==> flow/design.v <==
`timescale 1ns / 1ps
module vending_machine(
    clk,
    rst,
    drink_type,
    coin_type,
    vend,
    change
    );
input           clk;
input           rst;
input           drink_type;
input   [1:0]   coin_type;
output          vend;
output  [1:0]   change;
reg             vend;
reg     [1:0]   change;
reg     [2:0]   current_state;
reg     [2:0]   next_state;
parameter [2:0] NO_COIN = 3'b000;     
parameter [2:0] WON_050 = 3'b001;     
parameter [2:0] WON_100 = 3'b010;     
parameter [2:0] WON_150 = 3'b011;     
parameter [2:0] WON_200 = 3'b100;     
parameter [2:0] WON_250 = 3'b101;     
parameter [2:0] WON_300 = 3'b110;     
parameter [2:0] WON_350 = 3'b111;     
parameter       COKE    = 1'b0;      
parameter       SPRITE  = 1'b1;      
always @(posedge clk or negedge rst)
begin
    if(rst == 0) next_state = 3'b000;
    else if(drink_type == SPRITE && current_state == WON_250) begin
        next_state = NO_COIN;
        vend = 1'b1;
        change = NO_COIN;
    end 
    else if(drink_type == SPRITE && current_state == WON_300) begin
        next_state = NO_COIN;
        vend = 1'b1;
        change = WON_050;
    end 
    else if(drink_type == COKE && current_state == WON_300) begin
        next_state = NO_COIN;
        vend = 1'b1;
        change = NO_COIN;    
    end   
    else if(drink_type == COKE && current_state == WON_350) begin
        next_state = NO_COIN;
        vend = 1'b1;
        change = WON_050;    
    end 
    else
    begin
        case(current_state) 
            NO_COIN:
            begin
                if(coin_type == NO_COIN) begin
                   next_state = NO_COIN;            
                   vend = 1'b0;
                   change = NO_COIN;   
                end
                else if(coin_type == WON_050) begin
                   next_state = WON_050;          
                   vend = 1'b0;
                   change = NO_COIN;   
                end
                else begin
                   next_state = WON_100;         
                   vend = 1'b0;
                   change = NO_COIN;   
                end
           end
           WON_050:
           begin
               if(coin_type == NO_COIN) begin
                   next_state = WON_050;         
                   vend = 1'b0;
                   change = NO_COIN;   
               end
               else if(coin_type == WON_050) begin
                   next_state = WON_100;       
                   vend = 1'b0;
                   change = NO_COIN;   
               end
               else begin
                   next_state = WON_150;       
                   vend = 1'b0;
                   change = NO_COIN;   
               end
           end
           WON_100:
           begin
                if(coin_type == NO_COIN) begin
                   next_state = WON_100;              
                   vend = 1'b0;
                   change = NO_COIN;   
                end
                else if(coin_type == WON_050) begin
                   next_state = WON_150;         
                   vend = 1'b0;
                   change = NO_COIN;   
                end
                else begin
                   next_state = WON_200;            
                   vend = 1'b0;
                   change = NO_COIN;   
                end
           end
           WON_150:
           begin
                if(coin_type == NO_COIN) begin
                   next_state = WON_150;     
                   vend = 1'b0;
                   change = NO_COIN;   
                end
                else if(coin_type == WON_050) begin
                   next_state = WON_200;          
                   vend = 1'b0;
                   change = NO_COIN;   
                end
                else begin
                   next_state = WON_250;          
                   vend = 1'b0;
                   change = NO_COIN;   
                end
           end
           WON_200:
           begin
                if(coin_type == NO_COIN) begin
                   next_state = WON_200;        
                   vend = 1'b0;
                   change = NO_COIN;   
                end
                else if(coin_type == WON_050) begin
                   next_state = WON_250;       
                   vend = 1'b0;
                   change = NO_COIN;   
                end
                else begin
                   next_state = WON_300;        
                   vend = 1'b0;
                   change = NO_COIN;   
                end
           end
           WON_250:
           begin
                if(coin_type == NO_COIN) begin
                   next_state = WON_250;        
                   vend = 1'b0;
                   change = NO_COIN;   
                end
                else if(coin_type == WON_050) begin
                   next_state = WON_300;          
                   vend = 1'b0;
                   change = NO_COIN;   
                end
                else begin
                   next_state = WON_350;          
                   vend = 1'b0;
                   change = NO_COIN;   
                end
           end 
        endcase
    end
      current_state <= next_state;
end
endmodule
=== Step by step through the tools: vending_machine ===
The steps from the RTL of vending_machine to its reports follow in flow order.
Line numbers count from 1 in the design file above.
Operators: Yosys type, input widths -> output width; for muxes data width and select width s.
Library cell names are shortened.
The mark - stands for no value.

* Top: vending_machine
* Clock input: clk
* Cell library: sky130hd
* Library corner: tt_025C_1v80

=== Word-level counts ===
Yosys after proc, flatten, opt, wreduce and memory -nomap, before mapping. Memory bits, and registers merged into a memory's read port (data or address), are not among the register bits. Print and check cells are not counted.

* Reduce/logical cells: 11
* Bitwise operators: 1
* Equal/unequal tests: 8
* Mux-type cells: 22

{| class="wikitable"
|+ Operators by type and width
! cell !! number
|-
| $mux 3 || 7
|-
| $pmux 3 s6 || 1
|-
| $eq 3x3->1 const B || 4
|-
| $mux 2 || 6
|-
| $reduce_bool 10->1 || 1
|-
| $mux 1 || 8
|-
| $eq 3x2->1 const B || 2
|-
| $reduce_or 6->1 || 1
|-
| $reduce_bool 5->1 || 1
|-
| $logic_and 1x1->1 || 4
|-
| $reduce_or 4->1 || 1
|-
| $eq 3x1->1 const B || 1
|-
| $logic_not 3->1 || 1
|-
| $eq 2x1->1 const B || 1
|-
| $logic_not 2->1 || 1
|-
| $reduce_and 2->1 || 1
|-
| $not 1->1 || 1
|}

* Elaborated cells: 45
* Bits in registers: 5
* Output and inout bits: 3

=== Depth ===
Longest topological path by Yosys (ltp), each cell counted once; first at word level (registers and memories cut), then after technology mapping (sequential cells cut; the memories' decode and read muxes count).

* Depth in word-level cells: 8
* ABC_AREA: 0
* Depth in mapped cells: 4

=== Synthesis result ===
Source: synth_stat.txt of the flow (Yosys; design flattened, memories mapped). It holds for the ABC_AREA given above (unset counts as 0); a run with the other value may have another netlist.
The area totals of this step are shown rounded.

* Mapped cells: 46
* Buffer cells: 4
* Cell area after synthesis: 510 µm²
* Mapped flip-flops: 10

{| class="wikitable"
|+ Cell types
! cell !! number
|-
| dfrtp_1 || 7
|-
| edfxtp_1 || 2
|-
| mux2i_1 || 5
|-
| mux2_2 || 4
|-
| nor2_1 || 8
|-
| dfstp_2 || 1
|-
| nor3_4 || 1
|-
| nand2_1 || 4
|-
| buf_6 || 1
|-
| a21oi_1 || 2
|-
| o31a_2 || 1
|-
| a211o_1 || 1
|-
| nor2b_2 || 1
|-
| a21o_1 || 1
|-
| buf_4 || 1
|-
| nand3b_1 || 1
|-
| nor4_1 || 1
|-
| buf_2 || 1
|}

Not listed: further types 3, cells in them 3.

=== Worst setup path after synthesis ===
Path of least setup slack by OpenSTA after synthesis, without wires, with an ideal clock, recovery checks aside; 20% of the period is set as input and as output delay. Where synthesis merged equal registers, the netlist keeps one of their names.

* Path kind: register -> register
* From: reg (name not given)
* To: reg change[0]
* Arrival time: 0.988 ns
* Buffers on the path: 0
* Path slack: 0.501 ns
* Period: 1.74 ns
* Driving pins on the path: 4
* Data required time: 1.489 ns
* Path delay: 1.239 ns
* Synthesis period reached: 1.239 ns

"path delay" = arrival - input delay + setup time.
"driving pins on the path" counts driving pins, that of a launching flip-flop among them; a cell with two outputs on the path counts twice.
"synthesis period reached" = period - worst setup slack (recovery checks aside). The figure is calculated, with input and output delays left at 20% of the set period.
Between the ends stands the longest chain of elaborated cells between them, by number of cells; it is not shown to be the way that was timed. Of several equally long chains one is given.
A line is the first line of the expression or statement that the cell stems from. Yosys adds cells for indexed reads and writes and turns some case tables into memories.
At most two assigning lines are given for a register; there are more.
The path ends at the enable pin of a flip-flop; only ways to that pin are counted.

* Cell sequence: dfrtp_1 > nor4_1 > nand2_1 > o31a_2
* Length of the longest elaborated chain: 4
* Elaborated cells between the ends (all ways): 15

{| class="wikitable"
|+ RTL lines, path after synthesis
! what !! line !! text
|-
| $eq 3x3->1 || 55 || <nowiki>case(current_state)</nowiki>
|-
| $reduce_or 6->1 || - ||
|-
| $reduce_bool 5->1 || - ||
|-
| $reduce_and 2->1 || - ||
|-
| end, assigned || 51 || <nowiki>change = WON_050;</nowiki>
|-
| end, assigned || 61 || <nowiki>change = NO_COIN;</nowiki>
|-
| end, declared || 15 || <nowiki>output  [1:0]   change;</nowiki>
|}

=== Timing after layout ===
From the final timing report of entry A: the path of least setup slack in the routed layout; clock arrival at registers is part of the times.

* Path kind: register -> register
* From: reg next_state
* To: reg change[0]
* Data required time: 0.96 ns
* Buffers on the path: 0
* Driving pins on the path: 4
* Path slack: -0.43 ns
* Arrival time: 1.39 ns
* Period: 0.934 ns

Where an end lacks its bit number, it is one bit of the signal, or one of the new flip-flops if synthesis recoded a state register.
At most two assigning lines are given for a register; there are more.

* Cell sequence: dfrtp_1 > nor4_2 > nand2_1 > o31a_2

{| class="wikitable"
|+ RTL lines, path post-layout
! what !! line !! text
|-
| start, declared || 19 || <nowiki>reg     [2:0]   next_state;</nowiki>
|-
| start, assigned || 32 || <nowiki>if(rst == 0) next_state = 3'b000;</nowiki>
|-
| start, assigned || 34 || <nowiki>next_state = NO_COIN;</nowiki>
|-
| end, assigned || 36 || <nowiki>change = NO_COIN;</nowiki>
|-
| end, assigned || 41 || <nowiki>change = WON_050;</nowiki>
|-
| end, declared || 15 || <nowiki>output  [1:0]   change;</nowiki>
|}

Chain of elaborated cells between the ends: none given.

Measured results for vending_machine: 2 stored runs of the Yosys and OpenROAD flow on sky130hd. The settings differ; the order carries no meaning. The constraints put input and output delay at 20% of the set period each and load the outputs with 0.01 pF.
"period reached" = clock period - worst setup slack. The figure is calculated, with input and output delays left at 20% of the set period.
The measured numbers are rounded.

=== Entry A ===
{| class="wikitable"
! Setting !! Value
|-
| period_ns || 0.934
|-
| CAP_MARGIN || 20
|-
| CORE_MARGIN || 2
|-
| CORE_UTILIZATION || 40
|-
| SLEW_MARGIN || 20
|-
! Result !! Value
|-
| Netlist area reported by Yosys || 510 µm²
|-
| Period reached || 1.367 ns
|-
| Area of the die || 1600 µm²
|-
| Total negative slack || -2.6 ns
|-
| Setup slack of the worst path || -0.43 ns
|-
| Post-layout utilization || 65 %
|}

=== Entry B ===
{| class="wikitable"
! Setting !! Value
|-
| period_ns || 1.45
|-
| CORE_UTILIZATION || 55
|-
| SETUP_SLACK_MARGIN || 0.29
|-
| PLACE_DENSITY_LB_ADDON || 0.22
|-
| ABC_AREA || 1
|-
| CTS_CLUSTER_DIAMETER || 110
|-
| CAP_MARGIN || 20
|-
| CORE_MARGIN || 2
|-
| SLEW_MARGIN || 20
|-
! Result !! Value
|-
| Netlist area reported by Yosys || 540 µm²
|-
| Period reached || 1.160 ns
|-
| Area of the die || 1300 µm²
|-
| Total negative slack || 0.000 ns
|-
| Setup slack of the worst path || 0.29 ns
|-
| Post-layout utilization || 75 %
|}
